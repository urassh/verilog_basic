==> flow/design.v <==
module problem5(
    input i_clk,
    input [1:0] i_ctrl,
    input [15:0] i_data_0,
    input [15:0] i_data_1,
    input [15:0] i_data_2,
    input [15:0] i_data_3,
    output reg [15:0] o_data
);
    always @(posedge i_clk) begin
        case (i_ctrl)
            2'b00 : o_data = i_data_0;
            2'b01 : o_data = i_data_1;
            2'b10 : o_data = i_data_2;
            2'b11 : o_data = i_data_3;
            default: o_data = 0;
        endcase
    end
endmodule
* Reports on problem5
What the tools print for problem5, step after step.
Lines are those of the file above, counted from 1.
The mark n/a stands for no value.
- Top :: problem5
- Clock :: i_clk
- Cell library :: sky130hd
- Library corner :: tt_025C_1v80

* Elaborated design
Yosys after proc, flatten, opt, wreduce and memory -nomap, before mapping. Enables and synchronous resets that opt folds into registers are not counted as muxes. Memory bits, and registers merged into a memory's read port (data or address), are not among the register bits. Print and check cells are not counted. Equal cells are merged and count once.
- Equality and inequality tests :: 3
- Muxes and demuxes :: 1
- Reductions and logical operators :: 1
** Operator list (number)
- 16-bit case mux with 4-bit select :: 1
- 2-bit == test (second input constant) :: 2
- 2-bit by 1-bit == test with 1-bit output (second input constant) :: 1
- 2-bit zero test :: 1
- Bits in registers :: 16
- Output and inout port bits :: 16
- Cells after elaboration :: 6

* Depth
Longest topological path by Yosys (ltp), each cell counted once; first at word level (registers and memories cut), then after technology mapping (sequential cells cut; the memories' decode and read muxes count).
- Depth in word-level cells :: 2
- ABC_AREA :: 0
- Gate-level depth with buffers :: 3

* Netlist
The flow's flattened synthesis, as Yosys stat reports it; memories are mapped. The netlist is that of the ABC_AREA named above (0 if unset); the other value can give another one.
- Cells in the netlist :: 36
- Cell area after synthesis :: 0.0007445 mm²
- Flip-flop cells :: 16
** Cells by type
- sky130_fd_sc_hd__dfxtp_1 :: number 16, area in all 320.307 µm²
- sky130_fd_sc_hd__mux4_2 :: number 10, area in all 225.216 µm²
- sky130_fd_sc_hd__mux4_1 :: number 6, area in all 157.651 µm²
- sky130_fd_sc_hd__buf_12 :: number 1, area in all 20.019 µm²
- sky130_fd_sc_hd__buf_6 :: number 1, area in all 11.261 µm²
- sky130_fd_sc_hd__buf_2 :: number 2, area in all 10.01 µm²

* Timing after synthesis
Source: OpenSTA report_checks on the synthesized netlist (no wires, ideal clock, input and output delay 20% of the period each), path of least setup slack; recovery checks are left aside. Register names are those of the netlist, which keeps one name where synthesis merged equal registers.
- Path kind :: input -> register
- Start :: input port i_ctrl[0]
- End :: register o_data[10]
- Clock period :: 1.44 ns
- Library setup time :: 0.135 ns
- Arrival :: 1.018 ns
- Required time :: 1.305 ns
- Path slack :: 0.288 ns
- Path delay :: 0.865 ns
- Stages on the path :: 3
- Synthesis period reached :: 1.152 ns
"path delay" is the arrival time less input delay plus setup time.
"stages on the path": output pins that drive a net of the path, with the launching flip-flop's if there is one; two outputs of one cell count as two.
"synthesis period reached" is the clock period less the worst setup slack; recovery checks do not enter. This is arithmetic on one report: input and output delays are still those of the set period (20% each).
Between the ends stands the longest chain of elaborated cells between them, by number of cells; it is not shown to be the way that was timed. Of several equally long chains one is given.
A line is the first line of the expression or statement that the cell stems from. Yosys adds cells for indexed reads and writes and turns some case tables into memories.
A register here has more assigning lines than the two given.
- Cells stage by stage :: sky130_fd_sc_hd__buf_6 -> sky130_fd_sc_hd__buf_12 -> sky130_fd_sc_hd__mux4_2
- Length of the longest elaborated chain :: 2
- Elaborated cells on any way between the ends :: 5
- Source lines of those cells :: 1
** RTL lines, path after synthesis
- from (decl) :: line 3 : input [1:0] i_ctrl,
- 2-bit == test :: line 11 : case (i_ctrl)
- 16-bit case mux with 4-bit select :: line 11
- to (assign) :: line 12 : 2'b00 : o_data = i_data_0;
- to (assign) :: line 13 : 2'b01 : o_data = i_data_1;
- to (decl) :: line 8 : output reg [15:0] o_data

Subject: problem5 on sky130hd, stored results

Hello all,

2 stored runs of problem5 in the flow (synthesis by Yosys, layout by OpenROAD, sky130hd cells), in arbitrary order. Constraints: input delay and output delay 20% of the set period each, output load 0.01 pF.

** Run A
- Settings :: period_ns=0.707; CORE_UTILIZATION=55; SETUP_SLACK_MARGIN=0.2; PLACE_DENSITY=0.88; CAP_MARGIN=10; SLEW_MARGIN=40; MIN_ROUTING_LAYER=met2; CORE_MARGIN=2
- Outcome :: stopped before the end: placement reported GPL-0301

** Run B
- Settings :: period_ns=1.54; CORE_UTILIZATION=46; SETUP_SLACK_MARGIN=0.03; PLACE_DENSITY_LB_ADDON=0.06; CELL_PAD_IN_SITES_GLOBAL_PLACEMENT=0; CELL_PAD_IN_SITES_DETAIL_PLACEMENT=2; ABC_AREA=1; GPL_ROUTABILITY_DRIVEN=1; CTS_CLUSTER_SIZE=75; CTS_CLUSTER_DIAMETER=293; MIN_ROUTING_LAYER=met1; MAX_ROUTING_LAYER=met4; CAP_MARGIN=20; CORE_MARGIN=2; SLEW_MARGIN=20
- Outcome :: stopped before the end: placement reported FLW-0024

Thanks
