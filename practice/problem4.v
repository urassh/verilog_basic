==> flow/design.v <==
module problem4(
    input i_clk,
    input i_rst,
    output reg [15:0] o_p
);
    parameter HEX_0 = 16'h0000;
    parameter HEX_1 = 16'h0001;
    wire [15:0] w_p;
    assign w_p = i_rst ? HEX_0 : (o_p + HEX_1);
    always @(posedge i_clk) begin
        o_p <= w_p;
    end    
endmodule
# From RTL to reports: problem4
# The steps from the RTL of problem4 to its reports follow in flow order.
# Lines are those of the file above, counted from 1.
# Operators carry their Yosys type and port widths (W data, S select, Z words).
# Not given: n/a
# inputs
top_module	problem4
clock	i_clk
cell_library	sky130hd
corner	tt_025C_1v80

# Word-level counts
# Source: Yosys, flattened and elaborated, memories not mapped. Widths are those after wreduce; folded enables and synchronous resets count as part of the registers. Registers that Yosys merges into a memory's read port (data or address) are not register bits. Print and check cells do not count. Equal cells are merged and count once.
# word_totals
regBits	16
latchBits	0
ramBits	0
romBits	0
clocked_rd_ports_x_width	0
mem_count	0
output_inout_bits	16
wordCells	2
# op_classes
add_sub_neg	1
n_mul	0
n_div	0
cmp	0
eq_ne	0
shifts	0
n_mux	0
bitwise	0
reduce_logical	0
# op_table
operator	count
$add A16 B1 Y16 const B	1

# Depth
# Yosys ltp: most cells in a row. Word level: on the elaborated netlist, between registers, memories and ports. Mapped: between sequential cells and ports; inverters and the memories' decode and read muxes count.
# logic_depth
word_depth	1
abc_area	0
depth_mapped	4
mapped_depth_nobuf	4

# Mapped cells and area
# Yosys stat after the flow's synthesis: flattened, memories mapped to cells. It holds for the ABC_AREA given above (unset counts as 0); a run with the other value may have another netlist.
# The area totals of this step are shown rounded.
# by_type
cell_type	count
sky130_fd_sc_hd__dfxtp_1	16
sky130_fd_sc_hd__nor4_4	2
sky130_fd_sc_hd__a21oi_1	7
sky130_fd_sc_hd__mux2_1	3
sky130_fd_sc_hd__nor2b_1	5
sky130_fd_sc_hd__nand3_1	6
sky130_fd_sc_hd__nor2_1	8
sky130_fd_sc_hd__o31ai_1	4
sky130_fd_sc_hd__or4_1	4
sky130_fd_sc_hd__nand4_4	1
sky130_fd_sc_hd__or3_1	3
sky130_fd_sc_hd__xor2_1	2
sky130_fd_sc_hd__nand2_1	4
sky130_fd_sc_hd__o21ai_0	3
sky130_fd_sc_hd__ha_1	1
sky130_fd_sc_hd__nand4_2	1
sky130_fd_sc_hd__nor4_1	2
sky130_fd_sc_hd__buf_6	1
# Other cell types: 5; their cells: 8.
# mapped
cells	81
yosys_area_um2	760
ffs	16

# Timing after synthesis
# Source: OpenSTA report_checks on the synthesized netlist (no wires, ideal clock, input and output delay 20% of the period each), path of least setup slack; recovery checks are left aside. Register names are those of the netlist, which keeps one name where synthesis merged equal registers.
# synth_path
path_kind	register -> register
start	register o_p[0]
end	register o_p[14]
period_ns	1.87
setup_ns	0.123
arrival_ns	1.446
setup_slack_ns	0.300
delay_ns	1.569
path_stages	5
n_path_buf	0
synth_period_reached_ns	1.57
# "delay_ns" = arrival - input delay + setup time.
# "path_stages" counts driving pins, that of a launching flip-flop among them; a cell with two outputs on the path counts twice.
# "synth_period_reached_ns" = period - worst setup slack (recovery checks aside). The figure is calculated, with input and output delays left at 20% of the set period.
# Between the ends stands the longest chain of elaborated cells between them, by number of cells; it is not shown to be the way that was timed. Of several equally long chains one is given.
# A line is the first line of the expression or statement that the cell stems from. Yosys adds cells for indexed reads and writes and turns some case tables into memories.
# synth_between
path_cell_list	sky130_fd_sc_hd__dfxtp_1 sky130_fd_sc_hd__ha_1 sky130_fd_sc_hd__nand2_1 sky130_fd_sc_hd__nor4_4 sky130_fd_sc_hd__mux2_1
elab_chain_len	1
cells_between	1
lines_between	1
classes_between	1 x add/sub
# synth_lines
element	line_no	text
start, declared	4	output reg [15:0] o_p
start, assigned	11	o_p <= w_p;
$add A16 B1 Y16	9	assign w_p = i_rst ? HEX_0 : (o_p + HEX_1);
end, assigned	11
end, declared	4

# problem4 on sky130hd: 2 stored runs with different settings, listed in no order. Input and output delays are each 20% of the period that was set; the output load is 0.01 pF.
# Among the settings, n/a means not set for that run.
stored run	period_ns	CORE_UTILIZATION	PLACE_DENSITY_LB_ADDON	CORE_ASPECT_RATIO	TNS_END_PERCENT	CTS_CLUSTER_DIAMETER	CAP_MARGIN	CORE_MARGIN	SLEW_MARGIN	HOLD_SLACK_MARGIN	CELL_PAD_IN_SITES_GLOBAL_PLACEMENT	CELL_PAD_IN_SITES_DETAIL_PLACEMENT	GPL_TIMING_DRIVEN	GPL_ROUTABILITY_DRIVEN	CTS_CLUSTER_SIZE	MAX_ROUTING_LAYER
entry A	1.1	70	0.07	0.56	90	47	20	2	20	n/a	n/a	n/a	n/a	n/a	n/a	n/a
entry B	1.47	52	0.04	1.75	n/a	n/a	10	2	20	0.26	2	1	0	1	20	met5
# Entry A: no results, floorplanning failed with PDN-0185
# Entry B: no results, floorplanning failed with PDN-0185
